==> flow/design.v <==
module Lab2(clk, button, light, dis, switch,levelLight,laserLight);
	input clk, switch;
	input [1:0] button;
	output levelLight;
	output[1:0] laserLight;
	output [41:0] dis;
	output [9:0] light;
	wire p0, p1, p2, p3, p4, p5;
	wire char0, char1;
	wire s1, s0;
	wire l1, l0;
	wire control;
	wire dmg;
	wire del1, del2, del3, del4;
	wire h1, h0;
	wire win, lose;
	wire plstat;
	wire boss;
	wire bh2, bh1, bh0;
	wire lasPos;
	wire fire;
	loop cont(clk, {button[1], button[0]},{p5, p4, p3, p2, p1, p0},
	{char1, char0},{l1, l0},switch,control,levelLight,dmg, {h1, h0},
	lose, win,plstat,boss,{bh2, bh1, bh0},{laserLight[1],laserLight[0]}, lasPos, fire,{s1, s0});
	blockDecoder dec({l1, l0}, {dis[41:0]}, {s1, s0},{p5, p4, p3, p2, p1, p0},
	{char1, char0},control, {del4, del3, del2, del1}, plstat, boss, lasPos, fire, win, lose);
	collisionDectector dect({char1, char0},{del4, del3, del2, del1}, dmg);
	healthDecoder hlthDec({h1, h0},
	{light[9],light[8],light[7],light[6],light[5],light[4],light[3],light[2],light[1],light[0]},{bh2,bh1,bh0},boss);
	endmodule
module blockDecoder(level, out, shape, pos, char, enable, delVals, sta,boss, lasPos, fire, win, lose);
	input [1:0] level;
	input [1:0] shape;
	input [5:0] pos;
	input [1:0] char;
	input fire;
	input lasPos;
	input sta;
	input boss;
	input win, lose;
	output [41:0] out;
	output [3:0] delVals;
	input enable;
	wire l0, l1, r0, r1, e;
	assign l0 = level[0];
	assign l1 = level[1];
	assign r0 = shape[0];
	assign r1 = shape[1];
	assign e = enable;
	assign out[0] = ~win&~lose&(e | (~pos[0]| ((l1|l0|r0|r1)&(l1|~l0|r1|r0)&(~l1|l0|r0|r1)&(~l1|l0|~r1|r0))));
	assign out[1] = ~win;
	assign out[2] = ~win;
	assign out[3] = ~lose&(e | (~pos[0] | (l1|l0|~r1|~r0)&(l1|~l0|r1|~r0)&(l1|~l0|~r1|r0)&(~l1|l0|~r1|r0)&(~l1|l0|~r1|~r0)));
	assign out[4] = ~win&~lose&~boss&(e | (~pos[0] | (~l1&~l0&~r1&~r0)|(~l1&~l0&~r1&r0)|(~l1&~l0&r1&r0)|(~l1&l0&~r1&~r0)|(~l1&l0&r1&~r0)));
	assign out[5] = ~win&~lose&~boss&(e | (~pos[0] | (~l1&~l0&~r1&~r0)|(~l1&~l0&r1&~r0)|(~l1&~l0&r1&r0)|(~l1&l0&~r1&r0)|(l1&~l0&r1&~r0)));
	assign out[6] = ~lose&~boss;
	assign out[7] = ~lose&~boss&(e|~pos[1] | ((l1|l0|r0|r1)&(l1|~l0|r1|r0)&(~l1|l0|r0|r1)&(~l1|l0|~r1|r0)));
	assign out[8] = ~win&~boss;
	assign out[9] = ~win&~lose&~boss;
	assign out[10] = ~lose&~boss&(e|~pos[1] | (l1|l0|~r1|~r0)&(l1|~l0|r1|~r0)&(l1|~l0|~r1|r0)&(~l1|l0|~r1|r0)&(~l1|l0|~r1|~r0));
	assign out[11] = ~boss&(e|~pos[1] | (~l1&~l0&~r1&~r0)|(~l1&~l0&~r1&r0)|(~l1&~l0&r1&r0)|(~l1&l0&~r1&~r0)|(~l1&l0&r1&~r0));
	assign out[12] = ~lose&~boss&(e|~pos[1] | (~l1&~l0&~r1&~r0)|(~l1&~l0&r1&~r0)|(~l1&~l0&r1&r0)|(~l1&l0&~r1&r0)|(l1&~l0&r1&~r0));
	assign out[13] = ~lose&~boss;
	assign out[14] = ~lose& (~boss|~fire|~lasPos)&(e|~pos[2] | ((l1|l0|r0|r1)&(l1|~l0|r1|r0)&(~l1|l0|r0|r1)&(~l1|l0|~r1|r0)));
	assign out[15] = ~win&~lose;
	assign out[16] = ~win&~lose;
	assign out[17] = ~win&~lose&(~boss|~fire|lasPos)&(e|~pos[2] | (l1|l0|~r1|~r0)&(l1|~l0|r1|~r0)&(l1|~l0|~r1|r0)&(~l1|l0|~r1|r0)&(~l1|l0|~r1|~r0));
	assign out[18] = ~lose&(e|~pos[2] | (~l1&~l0&~r1&~r0)|(~l1&~l0&~r1&r0)|(~l1&~l0&r1&r0)|(~l1&l0&~r1&~r0)|(~l1&l0&r1&~r0));
	assign out[19] = ~lose&(e|~pos[2] | (~l1&~l0&~r1&~r0)|(~l1&~l0&r1&~r0)|(~l1&~l0&r1&r0)|(~l1&l0&~r1&r0)|(l1&~l0&r1&~r0));
	assign out[20] = (~boss|~fire);
	assign out[21] = (~boss|~fire|~lasPos)&(e|~pos[3] | ((l1|l0|r0|r1)&(l1|~l0|r1|r0)&(~l1|l0|r0|r1)&(~l1|l0|~r1|r0)));
	assign out[22] = ~win;
	assign out[23] = ~win;
	assign out[24] = ~win&~lose&(~boss|~fire|lasPos)&(e|~pos[3] | (l1|l0|~r1|~r0)&(l1|~l0|r1|~r0)&(l1|~l0|~r1|r0)&(~l1|l0|~r1|r0)&(~l1|l0|~r1|~r0));
	assign out[25] = ~win&~lose&(e|~pos[3] | (~l1&~l0&~r1&~r0)|(~l1&~l0&~r1&r0)|(~l1&~l0&r1&r0)|(~l1&l0&~r1&~r0)|(~l1&l0&r1&~r0));
	assign out[26] = ~win&~lose&(e|~pos[3] | (~l1&~l0&~r1&~r0)|(~l1&~l0&r1&~r0)|(~l1&~l0&r1&r0)|(~l1&l0&~r1&r0)|(l1&~l0&r1&~r0));
	assign out[27] = (~boss|~fire);
	assign out[28] = (~boss|~fire|~lasPos)&(e|~pos[4] | ((l1|l0|r0|r1)&(l1|~l0|r1|r0)&(~l1|l0|r0|r1)&(~l1|l0|~r1|r0)));
	assign out[29] = 1'b1;
	assign out[30] = 1'b1;
	assign out[31] = (~boss|~fire|lasPos)&(e|~pos[4] | (l1|l0|~r1|~r0)&(l1|~l0|r1|~r0)&(l1|~l0|~r1|r0)&(~l1|l0|~r1|r0)&(~l1|l0|~r1|~r0));
	assign out[32] = e|~pos[4] | (~l1&~l0&~r1&~r0)|(~l1&~l0&~r1&r0)|(~l1&~l0&r1&r0)|(~l1&l0&~r1&~r0)|(~l1&l0&r1&~r0);
	assign out[33] = e|~pos[4] | (~l1&~l0&~r1&~r0)|(~l1&~l0&r1&~r0)|(~l1&~l0&r1&r0)|(~l1&l0&~r1&r0)|(l1&~l0&r1&~r0);
	assign out[34] = (~boss|~fire);
	assign out[35] = (~boss|~fire|~lasPos)&((char[0]|char[1]|sta) & (e|(~pos[5] | ((l1|l0|r0|r1)&(l1|~l0|r1|r0)&(~l1|l0|r0|r1)&(~l1|l0|~r1|r0)))));
	assign out[36] = 1'b1;
	assign out[37] = 1'b1;
	assign out[38] = (~boss|~fire|lasPos)&((~char[0]|~char[1]|sta) & (e|(~pos[5] | (l1|l0|~r1|~r0)&(l1|~l0|r1|~r0)&(l1|~l0|~r1|r0)&(~l1|l0|~r1|r0)&(~l1|l0|~r1|~r0))));
	assign out[39] = (~boss|~fire|lasPos)&((char[0]|~char[1]|sta) & (e|(~pos[5] | (~l1&~l0&~r1&~r0)|(~l1&~l0&~r1&r0)|(~l1&~l0&r1&r0)|(~l1&l0&~r1&~r0)|(~l1&l0&r1&~r0))));
	assign out[40] = (~boss|~fire|~lasPos)&((~char[0]|char[1]|sta) & (e|(~pos[5] | (~l1&~l0&~r1&~r0)|(~l1&~l0&r1&~r0)|(~l1&~l0&r1&r0)|(~l1&l0&~r1&r0)|(l1&~l0&r1&~r0))));
	assign out[41] = (~boss|~fire);
	assign delVals[0] =(~boss|~fire|~lasPos)&((l1|l0|r0|r1)&(l1|~l0|r1|r0)&(~l1|l0|r0|r1)&(~l1|l0|~r1|r0));
	assign delVals[1] =(~boss|~fire|lasPos)&((l1|l0|~r1|~r0)&(l1|~l0|r1|~r0)&(l1|~l0|~r1|r0)&(~l1|l0|~r1|r0)&(~l1|l0|~r1|~r0));
	assign delVals[2] =(~boss|~fire|lasPos)&((~l1&~l0&~r1&~r0)|(~l1&~l0&~r1&r0)|(~l1&~l0&r1&r0)|(~l1&l0&~r1&~r0)|(~l1&l0&r1&~r0));
	assign delVals[3] =(~boss|~fire|~lasPos)&((~l1&~l0&~r1&~r0)|(~l1&~l0&r1&~r0)|(~l1&~l0&r1&r0)|(~l1&l0&~r1&r0)|(l1&~l0&r1&~r0));
endmodule
module collisionDectector(char, blockPos, dmg);
	input [1:0] char;
	input [3:0] blockPos;
	output dmg;
	wire c1, c2, c3, c4;
	assign c1 = (char[0]|char[1]);
	assign c2 = (~char[0]|~char[1]);
	assign c3 = (char[0]|~char[1]);
	assign c4 = (~char[0]|char[1]);
	assign dmg = (~c1 & ~blockPos[0]) | (~c2 & ~blockPos[1]) | (~c3 & ~blockPos[2]) | (~c4 & ~blockPos[3]);
endmodule
module healthDecoder(health, out, bossHealth,boss);
	input[1:0] health;
	input[2:0] bossHealth;
	input boss;
	output[9:0] out;
	wire b2, b1, b0;
	assign b2=bossHealth[2];
	assign b1=bossHealth[1];
	assign b0=bossHealth[0];
	assign out[0] = (health[1] & health[0])|(~health[1] & health[0])|(health[1] & ~health[0]);
	assign out[1] = (health[1] & health[0])|(health[1] & ~health[0]);
	assign out[2] = (health[1] & health[0]);
	assign out[3]= 1'b0;
	assign out[4]= boss&(b2&b1&~b0);
	assign out[5]= boss&((b2&b1&~b0)|(b2&~b1&b0));
	assign out[6]= boss&((b2&b1&~b0)|(b2&~b1&b0)|(b2&~b1&~b0));
	assign out[7]= boss&((b2&b1&~b0)|(b2&~b1&b0)|(b2&~b1&~b0)|(~b2&b1&b0));
	assign out[8]= boss&((b2&b1&~b0)|(b2&~b1&b0)|(b2&~b1&~b0)|(~b2&b1&b0)|(~b2&b1&~b0));
	assign out[9]= boss&((b2&b1&~b0)|(b2&~b1&b0)|(b2&~b1&~b0)|(~b2&b1&b0)|(~b2&b1&~b0)|(~b2&~b1&b0));
endmodule
module loop(cin, button, posVal, charVal, level,power,control,lvlLight,dmg, health, lose, win, player, boss, bossHealth,laserInd,laserPos,fireLaser, shape);
	input cin, power;
	input [1:0] button;
	input dmg;
	output reg player = 1'b0;
	output reg lvlLight = 1'b1;
	output reg control = 1'b0;
	output reg boss = 1'b0;
	output reg[1:0] level = 2'd0;
	output reg[1:0] charVal = 2'd0;
	output reg[1:0] shape = 2'd0;
	output reg[5:0] posVal = 6'd0;
	output reg [1:0] health = 2'd3;
	output reg [2:0] bossHealth = 3'd6;
	output reg [1:0] laserInd = 2'b11;
	output reg laserPos = 1'b0;
	output reg fireLaser = 1'b0;
	output reg lose = 1'b0;
	output reg win = 1'b0;
	reg[31:0] count = 32'd0;
	reg[22:0] delayCount= 23'b0;
	reg[31:0] blinkCount = 32'd0;
	reg[31:0] bossCount = 32'd0;
	reg[31:0] laserCount = 32'd0;
	reg delay = 0;
	reg[3:0] lvlCounter = 4'd0;
	reg[3:0] bossHits = 4'd0;
	reg gen = 0;
	reg[3:0] val1 = 4'd0;
	reg[3:0] val2 = 4'd2;
	parameter C = 32'd50000000;
	parameter D = 23'd5000000;
	parameter E = 32'd10000000;
	parameter F = 32'd45000000;
	parameter G = 2'd3;
	reg [3:0] lvl = 4'd4;
	integer j = 24000000;
	integer k = 8000000;
	always @(posedge cin) begin
		if(power == 1 && win == 1'b0 && lose == 1'b0)begin
			if(button[1] == 0 && delay == 0)begin
				if(charVal < 2'd3)begin
					delay <= 1;
					charVal <= charVal + 1;
				end
			end
			if(button[0] == 0 && delay == 0)begin
				if(charVal > 2'd0) begin
					delay <=1 ;
					charVal <= charVal - 1;
				end
			end
			if(delay == 1)
				delayCount <= delayCount + 23'b1;
			if(delayCount >= D-1)begin
				delayCount <= 23'd0;
				delay <= 0;
			end
			blinkCount <= blinkCount + 32'd1;
			if(blinkCount >= E-1)begin
				blinkCount <= 32'd0;
				if(player == 1'b1)
					player <= 1'b0;
				else if(player == 1'b0)
					player <= 1'b1;
			end
			count <= count + 32'd1;
			if (count  >= C-j && control == 1'b0)
			begin
				if(lvlCounter == lvl && level < 3)begin
					level = level + 2'd1;
					if(level >= 3)
						control = 1'b1;
					lvlCounter <= 4'd0;
					j = j+k;
					lvl <= lvl+4'd4;
				end
				count <= 32'd0;
				if(posVal == 6'd0)begin
					posVal <= 6'd1;
					if(lvlCounter == lvl-1)
						lvlLight <= 1'b0;
				end
				else if(posVal == 6'd1)
					posVal <= 6'd2;
				else if(posVal == 6'd2)
					posVal <= 6'd4;
				else if(posVal == 6'd4)
					posVal <= 6'd8;
				else if(posVal == 6'd8)
					posVal <= 6'd16;
				else if(posVal == 6'd16)
					posVal <= 6'd32;
				else if(posVal == 6'd32) begin
					posVal <= 6'd0;
					lvlLight <= 1'b1;
					lvlCounter <= lvlCounter + 4'd1;
					if(dmg == 1 && power == 1)
						health = health - 1;
					shape <= val1 ^ val2;
					if(charVal < 3)
						val1 <= charVal+1;
					else
						val1 <= charVal;
					val2 <= val2 + 1;
				end
			end
			if(control == 1'b1 && level >= 3)begin
				boss <= 1'b1;
				bossCount <= bossCount + 32'd1;
				laserCount <= laserCount +32'd1;
				if(bossCount >= C-1)begin
					bossHits <= bossHits + 1;
					bossCount <= 32'd0;
				end
				if(bossHits >= 4'd4)begin
					if(bossHealth > 3'd0)
						bossHealth <= bossHealth - 3'd1;
					bossHits <= 4'd0;
				end
				if(laserCount >= F-1)begin
					laserCount <= 32'd0;
					if(gen == 1)begin
						fireLaser <= 1'b1;
						laserInd <= 2'b11;
						gen <= 0;
					end
					if(gen == 0)begin
						if(dmg == 1)
							health = health - 1;
						laserPos <= ~laserPos;
						fireLaser <= 1'b0;
						gen <= 1;
						if(laserPos == 1)
							laserInd <= 2'b01;
						if(laserPos == 0)
							laserInd <= 2'b10;
					end
				end	
			end
		end
		if(health <= 2'b0)begin
			lose <= 1'b1;
			boss <= 1'b0;
			laserInd <= 2'b11;
		end
		if(bossHealth <= 3'd0)begin
			win <= 1'b1;
			boss <= 1'b0;
			laserInd <= 2'b11;
		end
	end
endmodule
# [Tool chain data of Lab2]
# What the tools print for Lab2, step after step.
# Line numbers count from 1 in the design file above.
# Operators carry their Yosys type and port widths (W data, S select, Z words).
# Library cell names are shortened.
# A cell with -- has no value.
[design] design="Lab2" clk_port="clk" library="sky130hd" corner="tt_025C_1v80"

# [After elaboration]
# Yosys after proc, flatten, opt, wreduce and memory -nomap, before mapping. Memory bits, and registers merged into a memory's read port (data or address), are not among the register bits. Print and check cells are not counted.
[word_totals] regBits=230 in_bits=4
[classes] n_addsub=18 compare=15 eq_ne=14 muxes=57 logic=249 reduce_and_logical=30
[ops] op="$add A32 B1 Y32 const B" n=4
[ops] op="$or A1 B1 Y1" n=125
[ops] op="$and A1 B1 Y1" n=82
[ops] op="$ge A32 B26 Y1 const B" n=2
[ops] op="$mux W2" n=26
[ops] op="$not A1 Y1" n=41
[ops] op="$mux W4" n=10
[ops] op="$sub A26 B32 Y32 const A" n=1
[ops] op="$add A32 B24 Y32 const B" n=1
[ops] op="$ge A32 B24 Y1 const B" n=1
[ops] op="$ge A32 B32 Y1" n=1
[ops] op="$eq A4 B32 Y1" n=1
[ops] op="$add A23 B1 Y23 const B" n=1
[ops] op="$ge A23 B23 Y1 const B" n=1
[ops] op="$mux W23" n=1
[ops] op="$reduce_and A9 Y1" n=2
[ops] op="$mux W1" n=16
[ops] op="$reduce_and A3 Y1" n=4
[ops] op="$add A4 B1 Y4 const B" n=3
[ops] op="$mux W6" n=2
[ops] op="$ne A2 B1 Y1 const B" n=5
[ops] op="$logic_and A1 B1 Y1" n=8
[ops] op="$reduce_and A2 Y1" n=4
[ops] op="$reduce_and A4 Y1" n=2
[ops] op="$reduce_bool A7 Y1" n=1
[ops] op="$sub A2 B1 Y2 const B" n=3
[ops] op="$lt A2 B2 Y1 const B" n=3
[ops] op="$reduce_bool A2 Y1" n=3
# Not listed: further kinds 26, cells in them 29.

# [Logic depth]
# Depth = most cells in a row (Yosys ltp): at word level without a register or memory, in the mapped netlist without a sequential cell, where the memories' decode and read muxes count.
[logic_depth] depth_word=33 ABC_AREA=0 ltp_mapped=21 ltp_nobuf=21

# [Synthesis result]
# Source: synth_stat.txt of the flow (Yosys; design flattened, memories mapped). It holds for the ABC_AREA given above (unset counts as 0); a run with the other value may have another netlist.
[synth_totals] cell_count=1164 area_mm2=0.0123443 sequential_area_mm2=0.0064662 flip_flops=217 buf_cells=40
[types] cell="edfxtp_1" n=212
[types] cell="xor2_1" n=92
[types] cell="nor2_1" n=202
[types] cell="xnor2_1" n=73
[types] cell="ha_1" n=45
[types] cell="nand2_1" n=81
[types] cell="nand3_1" n=53
[types] cell="a21oi_1" n=45
[types] cell="nand4_1" n=32
[types] cell="inv_1" n=49
[types] cell="and3_1" n=29
[types] cell="o21ai_0" n=29
[types] cell="dfxtp_1" n=5
[types] cell="nor2b_1" n=16
[types] cell="buf_4" n=13
[types] cell="nor3_1" n=19
[types] cell="clkbuf_1" n=22
[types] cell="nor4_1" n=13
# Other cell types: 58; their cells: 134.
# The figures by module come from a second, unflattened synthesis with its own total; it is not the netlist above.
[hier_totals] hier_cells=1192 area_unflattened_mm2=0.0124294
# Rows give one instance, submodules left out.
[by_module] mod="loop" instances=1 cells=1094 area_mm2=0.01178 seq_area_mm2=0.0064662
[by_module] mod="blockDecoder" instances=1 cells=75 area_mm2=0.000473 seq_area_mm2=0
[by_module] mod="healthDecoder" instances=1 cells=21 area_mm2=0.0001501 seq_area_mm2=0
[by_module] mod="collisionDectector" instances=1 cells=2 area_mm2=0.0000263 seq_area_mm2=0
[by_module] mod="Lab2" instances=1 cells=0 area_mm2=0 seq_area_mm2=0

# [Path before layout]
# OpenSTA on the mapped netlist: ideal clock, no wires. The path of least setup slack (recovery checks aside). Input and output delay are each 20% of the period. Register names are those of the netlist, which keeps one name where synthesis merged equal registers.
[synth_path] path_type="reg-to-reg" startpoint="register cont.j[9]" endpoint="register cont.bossHits[0]" tclk_ps=9460 setup_ps=313 t_first_pin_ps=0 arrival_ps=6310 slack_ps=2837 path_delay_ps=6623 stages=18 path_buffers=0 period_less_setup_slack_ps=6623
# "path_delay_ps" is the arrival time less input delay plus setup time.
# "stages": output pins that drive a net of the path, with the launching flip-flop's if there is one; two outputs of one cell count as two.
# "period_less_setup_slack_ps" = period - worst setup slack (recovery checks aside). The figure is calculated, with input and output delays left at 20% of the set period.
# Between the ends stands the longest chain of elaborated cells between them, by number of cells; it is not shown to be the way that was timed. Of several equally long chains one is given.
# Each line given opens the expression or statement behind the cell; cells for indexed reads and writes are added by Yosys, which also makes memories of some case tables.
[synth_between] cell_sequence="edfxtp_1 -> inv_1 -> ha_1 -> nand2b_1 -> a31oi_1 -> o21bai_1 -> and3_1 -> a41oi_1 -> nor2b_1 -> nor4_1 -> xor2_1 -> ha_1 -> and4_1 -> nand2_1 -> a311oi_2 -> nor2_1 -> nor2_1 -> o31a_1" elab_chain_cells=8 cone_cells=10 cone_lines=3 classes_between="add/sub (1); compare (2); mux (4); reduce/logical (3)"
[synth_rtl] element="start, declared" line=164 source="integer j = 24000000;"
[synth_rtl] element="start, assigned" line=202 source="j = j+k;"
[synth_rtl] element="$sub A26 B32 Y32" line=195 source="if (count >= C-j && control == 1'b0)"
[synth_rtl] element="$ge A32 B32 Y1" line=195
[synth_rtl] element="$logic_and A1 B1 Y1" line=195
[synth_rtl] element="$mux W2" line=195
[synth_rtl] element="$mux W2" line=167 source="if(power == 1 && win == 1'b0 && lose == 1'b0)begin"
[synth_rtl] element="$ge A2 B2 Y1" line=235 source="if(control == 1'b1 && level >= 3)begin"
[synth_rtl] element="$logic_and A1 B1 Y1" line=235
[synth_rtl] element="$reduce_and A3 Y1"
[synth_rtl] element="end, assigned" line=240 source="bossHits <= bossHits + 1;"
[synth_rtl] element="end, assigned" line=246 source="bossHits <= 4'd0;"
[synth_rtl] element="end, declared" line=154 source="reg[3:0] bossHits = 4'd0;"

# [Path in the finished layout]
# Path of least setup slack in the final report of stored run 1 (OpenROAD, finished layout, wires in). Where an end is a register, its clock arrival counts in the times.
# The report prints the path's times to 10 ps; the period is as set.
[layout_path] path_type="reg-to-reg" startpoint="register cont.j[9]" endpoint="register cont.j[9]" tclk_ps=8150 setup_ps=340 t_first_pin_ps=450 arrival_ps=5170 slack_ps=3090 stages=20 path_buffers=1
# Between the ends stands the longest chain of elaborated cells between them, by number of cells; it is not shown to be the way that was timed. Of several equally long chains one is given.
# The path ends at the enable pin of a flip-flop; only ways to that pin are counted.
[layout_between] cell_sequence="edfxtp_1 -> inv_1 -> ha_1 -> nand2b_1 -> a31oi_1 -> o21bai_1 -> and3_1 -> a41oi_1 -> nor2b_1 -> nor4_1 -> xor2_1 -> ha_1 -> and4_1 -> nand2_1 -> a31o_2 -> a21oi_4 -> buf_4 -> nand2_1 -> clkinv_2 -> and2_2" elab_chain_cells=4 cone_cells=4 cone_lines=1 classes_between="add/sub (1); compare (1); reduce/logical (2)"
[layout_rtl] element="start, declared" line=164 source="integer j = 24000000;"
[layout_rtl] element="start, assigned" line=202 source="j = j+k;"
[layout_rtl] element="$sub A26 B32 Y32" line=195 source="if (count >= C-j && control == 1'b0)"
[layout_rtl] element="$ge A32 B32 Y1" line=195
[layout_rtl] element="$logic_and A1 B1 Y1" line=195
[layout_rtl] element="$reduce_and A3 Y1"
[layout_rtl] element="end, assigned" line=202
[layout_rtl] element="end, declared" line=164

# Top module Lab2; platform sky130hd; tools Yosys and OpenROAD; 2 stored runs in no particular order. Input and output delays are each 20% of the period that was set; the output load is 0.01 pF.
# By "timing.achieved_period_ps" is meant the clock period of the run minus its worst setup slack. This is arithmetic on one report: input and output delays are still those of the set period (20% each).
# "critical_path_time_ps" is the time allowed to the run's worst setup path (the clock period less input and output delay, where it has them) less its slack. Clock arrival times count: a late capture clock shortens it, a late launch clock lengthens it.
# "fin_power_uw" is the tool's figure for a default switching activity; nothing was simulated.
# "critical_path_time_ps" is known to 10 ps.
run="stored run 1" settings period_ns=8.15 CORE_UTILIZATION=72 PLACE_DENSITY=0.92 CORE_MARGIN=4 CELL_PAD_IN_SITES_GLOBAL_PLACEMENT=0 ABC_AREA=0 GPL_ROUTABILITY_DRIVEN=0 CTS_CLUSTER_SIZE=95 CTS_CLUSTER_DIAMETER=226 CAP_MARGIN=30 SLEW_MARGIN=35 MAX_ROUTING_LAYER="met5"
run="stored run 1" results critical_path_time_ps=5060 worst_path_kind="reg-to-reg" fin_hold_ws_ps=501 fin_power_uw=2082 util_pct=79.5 final_setup_tns_ps=0 timing.achieved_period_ps=5060 die_footprint_mm2=0.0193043 worst_setup_slack_ps=3090 yosys_chip_area_mm2=0.0123443
run="stored run 2" settings period_ns=6.84 SETUP_SLACK_MARGIN=0.94 CAP_MARGIN=20 CORE_MARGIN=2 CORE_UTILIZATION=40 SLEW_MARGIN=20
run="stored run 2" results critical_path_time_ps=5050 worst_path_kind="reg-to-reg" fin_hold_ws_ps=456 fin_power_uw=3371 util_pct=46.6 final_setup_tns_ps=0 timing.achieved_period_ps=5049 die_footprint_mm2=0.0322813 worst_setup_slack_ps=1791 yosys_chip_area_mm2=0.0123443
